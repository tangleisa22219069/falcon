==> flow/design.v <==
`timescale 1ns/1ps
module eprom_controller #(parameter M=32) (
	 input rst_n,
	 input clk_div,
	 input wr,
	 input rd,
	 input ack,
	 input [M-1:0] data_in,
	 input margin_read_en,
	 output reg [M-1:0] data_out,
	 input [7:0] dq,
	 output reg xce,
	 output reg xread,
	 output reg xpgm,
	 output reg xtm,
	 output reg [1:0] xa,
	 output reg [7:0] xdin,
	 output reg rd_done,
	 output reg wr_done,
	 output reg vpp_en
	 );
	reg [12:0] cnt_read_pgm ;
	reg [1:0] state_c ;
	reg [1:0] state_n ;
	localparam STAND_BY = 2'b00 ;
    localparam READ = 2'b01 ;
    localparam PGM  = 2'b10 ;
    always @(posedge clk_div or negedge rst_n) begin
        if(!rst_n)
            state_c <= STAND_BY ;
        else
            state_c <= state_n ;
    end
    always @(*) begin
        case(state_c)
            STAND_BY:begin
                if(rd)
                    state_n = READ;
                else if(wr)
                    state_n = PGM;
                else
                    state_n = state_c;
            end
            READ:begin
                if(rd_done)
                    state_n = STAND_BY;
                else
                    state_n = state_c;
            end
            PGM:begin
                if(wr_done)
                    state_n = STAND_BY;
                else 
                    state_n = state_c;
            end
            default:state_n = STAND_BY;
        endcase
    end
	always@(posedge clk_div or negedge rst_n) begin
	    if(!rst_n) begin 
		    cnt_read_pgm <= 13'd0 ;
		end 
		else if (state_c == READ) begin 
		     if (cnt_read_pgm == 13'd20) begin 
			     cnt_read_pgm <= 13'd0 ;
			end 
			else begin 
			    cnt_read_pgm <= cnt_read_pgm + 1'b1 ;
			end 
		end 
		else if (state_c == PGM) begin 
		    if (cnt_read_pgm == 13'd4607) begin 
			    cnt_read_pgm <= 13'd0 ;
			end 
			else begin 
			    cnt_read_pgm <= cnt_read_pgm + 1'b1 ;
			end 
		end 
		else begin
		    cnt_read_pgm <= cnt_read_pgm ;
		end 
	end 
	always@(posedge clk_div or negedge rst_n) begin 
	    if(!rst_n) begin 
		    rd_done <= 1'b0 ;
		end 
		else if(state_c == READ && cnt_read_pgm == 13'd19) begin
		    rd_done <= 1'b1 ;
	    end 
		else if(ack) begin 
		    rd_done <= 1'b0 ;
		end 
		else begin
		    rd_done <= 1'b0 ;
		end 
	end 
	always@(posedge clk_div or negedge rst_n) begin
	    if(!rst_n) begin 
		    wr_done <= 1'b0 ;
		end 
		else if(state_c == PGM && cnt_read_pgm == 13'd4606) begin
		    wr_done <= 1'b1 ;
		end 
		else if(ack) begin 
		    wr_done <= 1'b0 ;
		end 
		else begin 
		    wr_done <= 1'b0 ;
		end 
	end 
	always@(posedge clk_div or negedge rst_n) begin 
	    if(!rst_n) begin 
		    xa <= 2'b00 ;
		end 
	    else if(state_c == READ) begin 
		    if((cnt_read_pgm == 13'd5) || (cnt_read_pgm == 13'd10) || (cnt_read_pgm == 13'd15)) begin 
			    xa <= xa + 1'b1 ;
			end 
			else if((cnt_read_pgm == 13'd0) || (cnt_read_pgm == 13'd20)) begin
                xa <= 2'b00 ;
			end 
			else begin 
			    xa <= xa ;
			end 
         end 
        else if(state_c == PGM) begin 
             if((cnt_read_pgm == 13'd1201) || (cnt_read_pgm == 13'd2303) || (cnt_read_pgm == 13'd3405)) begin
                 xa <= xa + 1'b1 ;
             end 
             else if ((cnt_read_pgm == 13'd0) || (cnt_read_pgm == 13'd4507)) begin 
                 xa <= 2'b00 ;
             end 
			 else begin
			     xa <= xa ;
			end 
         end 
        else begin 
             xa <= xa ;
        end 
    end 		
	always@(posedge clk_div or negedge rst_n) begin 
	    if(!rst_n) begin 
		    xread <= 1'b0 ;
		end 
		else if(state_c == READ) begin 
		    if((cnt_read_pgm == 13'd1) || (cnt_read_pgm == 13'd6) || (cnt_read_pgm == 13'd11) || (cnt_read_pgm == 13'd16)) begin
			    xread <= 1'b1 ;
			end 
			else if ((cnt_read_pgm == 13'd4) || (cnt_read_pgm == 13'd9) || (cnt_read_pgm == 13'd14) || (cnt_read_pgm == 13'd19)) begin 
			    xread <= 1'b0 ;
			end 
			else begin 
			    xread <= xread ;
			end
		end 
		else begin
		    xread <= 1'b0 ;
		end 
	end 
	always@(posedge clk_div or negedge rst_n) begin 
	    if(!rst_n) begin 
		    xpgm <= 1'b0 ;
		end 
		else if (state_c == PGM) begin 
		    if((cnt_read_pgm == 13'd100) || (cnt_read_pgm == 13'd1202) || (cnt_read_pgm == 13'd2304) || (cnt_read_pgm == 13'd3406)) begin
			    xpgm <= 1'b1 ;
			end 
		    else if((cnt_read_pgm == 13'd1200) || (cnt_read_pgm == 13'd2302) || (cnt_read_pgm == 13'd3404) || (cnt_read_pgm == 13'd4506)) begin
			    xpgm <= 1'b0 ;
			end 
			else begin
			    xpgm <= xpgm ;
			end 
		end 
		else begin 
		    xpgm <= 1'b0 ;
		end 
	end 
	always@(posedge clk_div or negedge rst_n) begin 
	    if(!rst_n) begin 
		    xdin <= 8'd0 ;
		end 
		else if(state_c == PGM) begin 
		    if(cnt_read_pgm == 13'd99) begin
			    xdin <= ~data_in[7:0] ;
			end 
			else if(cnt_read_pgm == 13'd1201) begin 
			    xdin <= ~data_in[15:8] ;
			end 
			else if(cnt_read_pgm == 13'd2303) begin
			    xdin <= ~data_in[23:16] ;
			end 
			else if(cnt_read_pgm == 13'd3405) begin 
			    xdin <= ~data_in[31:24] ;
			end 
			else  begin 
			    xdin <= xdin ;
		    end 
		end 
		else begin 
		    xdin <= 8'd0 ;
		end 
	end 
	always@(posedge clk_div or negedge rst_n) begin 
	    if(!rst_n) begin 
		    data_out <= 32'd0 ;
		end 
		else if(state_c == READ) begin 
		    if(cnt_read_pgm == 13'd3) begin 
			    data_out[7:0] <= ~dq ;
			end 
			else if(cnt_read_pgm == 13'd8) begin 
			    data_out[15:8] <= ~dq ;
			end 
			else if(cnt_read_pgm == 13'd13) begin 
			    data_out[23:16] <= ~dq ;
			end 
			else if(cnt_read_pgm == 13'd18) begin 
			    data_out[31:24] <= ~dq ;
			end 
			else begin 
			    data_out <= data_out ;
			end 
		end 
		else begin 
		    data_out <= data_out ;
		end 
	end 
	always@(posedge clk_div or negedge rst_n) begin 
	    if(!rst_n) begin
		    vpp_en <= 1'b0 ;
		end 
		else if(state_c == PGM) begin 
		    if(cnt_read_pgm == 13'd0) begin
			    vpp_en <= 1'b1 ;
			end 
			else if(cnt_read_pgm == 13'd4510) begin
			    vpp_en <= 1'b0 ;
			end
			else begin 
			    vpp_en <= vpp_en ;
			end 
		end
		else begin
		    vpp_en <= 1'b0 ;
		end
	end 
	always@(*) begin
	    if(state_c == READ) begin
		    if(margin_read_en == 1'b1) begin
			    xtm = 1'b1 ;
			end
			else begin
			    xtm = 1'b0 ;
			end 
		end 
		else begin
		    xtm = 1'b0 ;
		end
	end 
    always@(posedge clk_div or negedge rst_n) begin
	    if (!rst_n) begin 
		    xce <= 1'b0 ;
		end 
	    else if(state_c == PGM) begin
		    if(cnt_read_pgm == 13'd99) begin
			    xce <= 1'b1 ;
			end 
			else if(cnt_read_pgm == 13'd4507) begin 
			    xce <= 1'b0 ;
			end 
			else begin
			    xce <= xce ;
			end 
		end
		else if(state_c == READ) begin
		    if(cnt_read_pgm == 13'd0) begin
			    xce <= 1'b1 ;
			end 
			else if(cnt_read_pgm == 13'd20) begin 
			    xce <= 1'b0 ;
			end 
			else begin
			    xce <= xce ;
			end 
		end 
		else begin
		    xce <= 1'b0 ;
		end 
	end
endmodule 	
From RTL to reports: eprom_controller --
What the tools print for eprom_controller, step after step. Line numbers count from 1 in the design file above. Library cell names are shortened. Not given: --
Inputs: design top eprom_controller, clock clk_div, cell library sky130hd, corner tt_025C_1v80

Elaborated design --
Yosys after proc, flatten, opt, wreduce and memory -nomap, before mapping. Memory bits, and registers merged into a memory's read port (data or address), are not among the register bits. Print and check cells are not counted. Equal cells are merged and count once.
Bit counts: register bits 63, latch bits 0, RAM bits 0, memory bits (read-only) 0, word width x clocked read ports 0, memory cells 0, input port bits 46, output and inout bits 49
Operators by class: $add $sub $neg 2, multiply operators 0, divide/modulo/power cells 0, $lt $le $gt $ge 0, eq/ne operators 44, shift-type cells 0, multiplexer cells 39, bitwise operators 8, reduce/logical cells 31
Operator list (number):
- 13-bit by 4-bit equality test with 1-bit output with constant B | 7
- 13-bit by 12-bit equality test with 1-bit output with constant B | 6
- 13-bit equality test with constant B | 5
- 13-bit by 5-bit equality test with 1-bit output with constant B | 4
- 13-bit two-way mux | 4
- 8-bit inverter | 5
- 8-bit two-way mux | 5
- 13-bit by 11-bit equality test with 1-bit output with constant B | 3
- 13-bit by 3-bit equality test with 1-bit output with constant B | 3
- 13-bit by 7-bit equality test with 1-bit output with constant B | 2
- 2-bit two-way mux | 10
- 1-bit two-way mux | 19
- 1-bit logical OR | 18
- 3-bit != test with constant B | 6
- 13-bit by 1-bit adder with 13-bit output with constant B | 1
- 13-bit by 1-bit equality test with 1-bit output with constant B | 1
- 13-bit by 2-bit equality test with 1-bit output with constant B | 1
- 13-bit logical NOT | 1
- 3-bit AND reduction | 3
- 2-bit case mux with 3-bit select | 1
- 5-bit != test with constant B | 1
- 5-bit AND reduction | 1
- 2-bit != test with constant B | 2
- 2-bit AND reduction | 2
- 4-bit != test with constant B | 1
- 4-bit AND reduction | 1
- 1-bit inverter | 3
- 3-bit nonzero test | 1
Other operator kinds: 6; their cells: 7.

Longest topological paths --
Yosys ltp: most cells in a row. Word level: on the elaborated netlist, between registers, memories and ports. Mapped: between sequential cells and ports; inverters and the memories' decode and read muxes count.
Logic depth: depth after elaboration 7, ABC_AREA 0, gate-level depth with buffers 9, gate-level depth less buffers 8

Synthesis result --
Yosys stat after the flow's synthesis: flattened, memories mapped to cells. It holds for the ABC_AREA given above (unset counts as 0); a run with the other value may have another netlist.
Cell types (number):
- dfrtp_1 | 63
- o21ai_0 | 37
- nand2_1 | 43
- a211oi_1 | 16
- clkbuf_8 | 7
- mux2i_1 | 9
- a22o_2 | 8
- nor3_1 | 16
- xor2_1 | 7
- nand4_1 | 9
- nor2_1 | 14
- ha_1 | 4
- inv_1 | 13
- nand3_1 | 9
- nor2b_1 | 7
- nor4_4 | 2
- a21oi_1 | 7
- and2_1 | 5
Other cell types: 43; their cells: 73.
Synthesis totals: cell count 349, synthesis area 3448.3 µm², mapped flip-flops 64

Path before layout --
Source: OpenSTA report_checks on the synthesized netlist (no wires, ideal clock, input and output delay 20% of the period each), path of least setup slack; recovery checks are left aside. Register names are those of the netlist, which keeps one name where synthesis merged equal registers.
Path post-synthesis: path kind flip-flop to flip-flop, from register cnt_read_pgm[1], to register xa[1], clock period 2.42 ns, time at the first pin 0.000 ns, arrival time 2.184 ns, data required time 2.344 ns, path slack 0.160 ns, delay of the path 2.260 ns, stages 9, period reached after synthesis 2.26 ns
"delay of the path" is the arrival time less input delay plus setup time. "stages" counts driving pins, that of a launching flip-flop among them; a cell with two outputs on the path counts twice. "period reached after synthesis" is the clock period less the worst setup slack; recovery checks do not enter. This is arithmetic on one report: input and output delays are still those of the set period (20% each). Between the ends stands the longest chain of elaborated cells between them, by number of cells; it is not shown to be the way that was timed. Of several equally long chains one is given. A line is the first line of the expression or statement that the cell stems from. Yosys adds cells for indexed reads and writes and turns some case tables into memories. At most two assigning lines are given for a register; there are more.
On the way, post-synthesis: path through dfrtp_1 inv_1 ha_1 or3b_1 nor4_4 nor2_2 a31o_1 a221o_1 o21ai_1, length of the longest elaborated chain 6, elaborated cells between the ends (all ways) 24
Ends and longest elaborated chain, post-synthesis:
- from (decl) | line 22 | reg [12:0] cnt_read_pgm ;
- from (assign) | line 68 | cnt_read_pgm <= cnt_read_pgm + 1'b1 ;
- from (assign) | line 76 | cnt_read_pgm <= cnt_read_pgm + 1'b1 ;
- 13-bit logical NOT | line 130 | else if ((cnt_read_pgm == 13'd0) || (cnt_read_pgm == 13'd4507)) begin
- 1-bit logical OR | line 130
- 2-bit two-way mux | line 130
- 2-bit two-way mux | line 127 | if((cnt_read_pgm == 13'd1201) || (cnt_read_pgm == 13'd2303) || (cnt_read_pgm == 13'd3405)) begin
- 2-bit two-way mux | line 126 | else if(state_c == PGM) begin
- 2-bit two-way mux | line 115 | else if(state_c == READ) begin
- to (assign) | line 117 | xa <= xa + 1'b1 ;
- to (assign) | line 123 | xa <= xa ;
- to (decl) | line 16 | output reg [1:0] xa,

Path in the finished layout --
Path of least setup slack in the final report of run 2 (OpenROAD, finished layout, wires in). Where an end is a register, its clock arrival counts in the times.
Path post-layout: path kind flip-flop to flip-flop, from register cnt_read_pgm[2], to register xa[0], clock period 3.32 ns, time at the first pin 0.35 ns, arrival time 3.07 ns, data required time 3.58 ns, path slack 0.51 ns, stages 8
Between the ends stands the longest chain of elaborated cells between them, by number of cells; it is not shown to be the way that was timed. Of several equally long chains one is given. At most two assigning lines are given for a register; there are more.
On the way, post-layout: path through dfrtp_1 nand3_1 nor4_4 buf_4 a31oi_4 a31o_1 a221o_1 o21ai_1, length of the longest elaborated chain 6, elaborated cells between the ends (all ways) 24
Ends and longest elaborated chain, post-layout:
- from (decl) | line 22 | reg [12:0] cnt_read_pgm ;
- from (assign) | line 68 | cnt_read_pgm <= cnt_read_pgm + 1'b1 ;
- from (assign) | line 76 | cnt_read_pgm <= cnt_read_pgm + 1'b1 ;
- 13-bit logical NOT | line 130 | else if ((cnt_read_pgm == 13'd0) || (cnt_read_pgm == 13'd4507)) begin
- 1-bit logical OR | line 130
- 2-bit two-way mux | line 130
- 2-bit two-way mux | line 127 | if((cnt_read_pgm == 13'd1201) || (cnt_read_pgm == 13'd2303) || (cnt_read_pgm == 13'd3405)) begin
- 2-bit two-way mux | line 126 | else if(state_c == PGM) begin
- 2-bit two-way mux | line 115 | else if(state_c == READ) begin
- to (assign) | line 117 | xa <= xa + 1'b1 ;
- to (assign) | line 123 | xa <= xa ;
- to (decl) | line 16 | output reg [1:0] xa,

FLOW RESULTS
============

Settings and measured results of 2 stored flow runs for module eprom_controller (sky130hd), not sorted in any way. The constraints put input and output delay at 20% of the set period each and load the outputs with 0.01 pF.
"period reached" means the clock period less the worst setup slack. The figure is calculated, with input and output delays left at 20% of the set period.
"time of the worst setup path" is the time allowed to the run's worst setup path (the clock period less input and output delay, where it has them) less its slack. Clock arrival times count: a late capture clock shortens it, a late launch clock lengthens it.
"total design power" is the tool's figure for a default switching activity; nothing was simulated.

[run 1] flow files
==> flow/run.sh <==
#!/bin/bash
# the make line also repeats the synthesis and layout settings of config.mk as NAME=value (left out here)
make -C /OpenROAD-flow-scripts/flow DESIGN_CONFIG=/design/flow/config.mk WORK_HOME=/design/flow/orfs CLKGATE_MAP_FILE= finish
==> flow/config.mk <==
export PLATFORM = sky130hd
export DESIGN_NAME = eprom_controller
export DESIGN_NICKNAME = eprom_controller
export VERILOG_FILES = /design/flow/design.v
export SDC_FILE = /design/flow/constraint.sdc
export NUM_CORES = 4
export LEC_CHECK = 0
export CAP_MARGIN = 20
export CELL_PAD_IN_SITES_GLOBAL_PLACEMENT = 3
export CORE_MARGIN = 2
export CORE_UTILIZATION = 47
export GPL_TIMING_DRIVEN = 1
export HOLD_SLACK_MARGIN = 0.06
export MAX_ROUTING_LAYER = met5
export PLACE_DENSITY = 0.62
export SLEW_MARGIN = 0
==> flow/constraint.sdc <==
create_clock -name core_clock -period 2.9 [get_ports {clk_div}]
set_input_delay 0.5800 -clock core_clock [delete_from_list [all_inputs] [get_ports {clk_div}]]
set_output_delay 0.5800 -clock core_clock [all_outputs]
set_load 0.01 [all_outputs]

[run 1] result: stopped before the end: placement reported GPL-0301

[run 2] flow files
==> flow/run.sh <==
#!/bin/bash
# the make line also repeats the synthesis and layout settings of config.mk as NAME=value (left out here)
make -C /OpenROAD-flow-scripts/flow DESIGN_CONFIG=/design/flow/config.mk WORK_HOME=/design/flow/orfs CLKGATE_MAP_FILE= finish
==> flow/config.mk <==
export PLATFORM = sky130hd
export DESIGN_NAME = eprom_controller
export DESIGN_NICKNAME = eprom_controller
export VERILOG_FILES = /design/flow/design.v
export SDC_FILE = /design/flow/constraint.sdc
export NUM_CORES = 4
export LEC_CHECK = 0
export CAP_MARGIN = 20
export CORE_ASPECT_RATIO = 1.28
export CORE_MARGIN = 2
export CORE_UTILIZATION = 66
export PLACE_DENSITY_LB_ADDON = 0.01
export SETUP_SLACK_MARGIN = 0.24
export SLEW_MARGIN = 20
==> flow/constraint.sdc <==
create_clock -name core_clock -period 3.32 [get_ports {clk_div}]
set_input_delay 0.6640 -clock core_clock [delete_from_list [all_inputs] [get_ports {clk_div}]]
set_output_delay 0.6640 -clock core_clock [all_outputs]
set_load 0.01 [all_outputs]

[run 2] result: total design power 2807 uW; lowest setup slack 0.510 ns; die outline area 5823.3 µm²; final utilization 0.9; mapped cell area after synthesis 3448.3 µm²; summed negative setup slack 0.000 ns; period reached 2.810 ns; time of the worst setup path 2.81 ns; worst setup path type flip-flop to flip-flop; standard-cell area after layout 4504.3 µm²
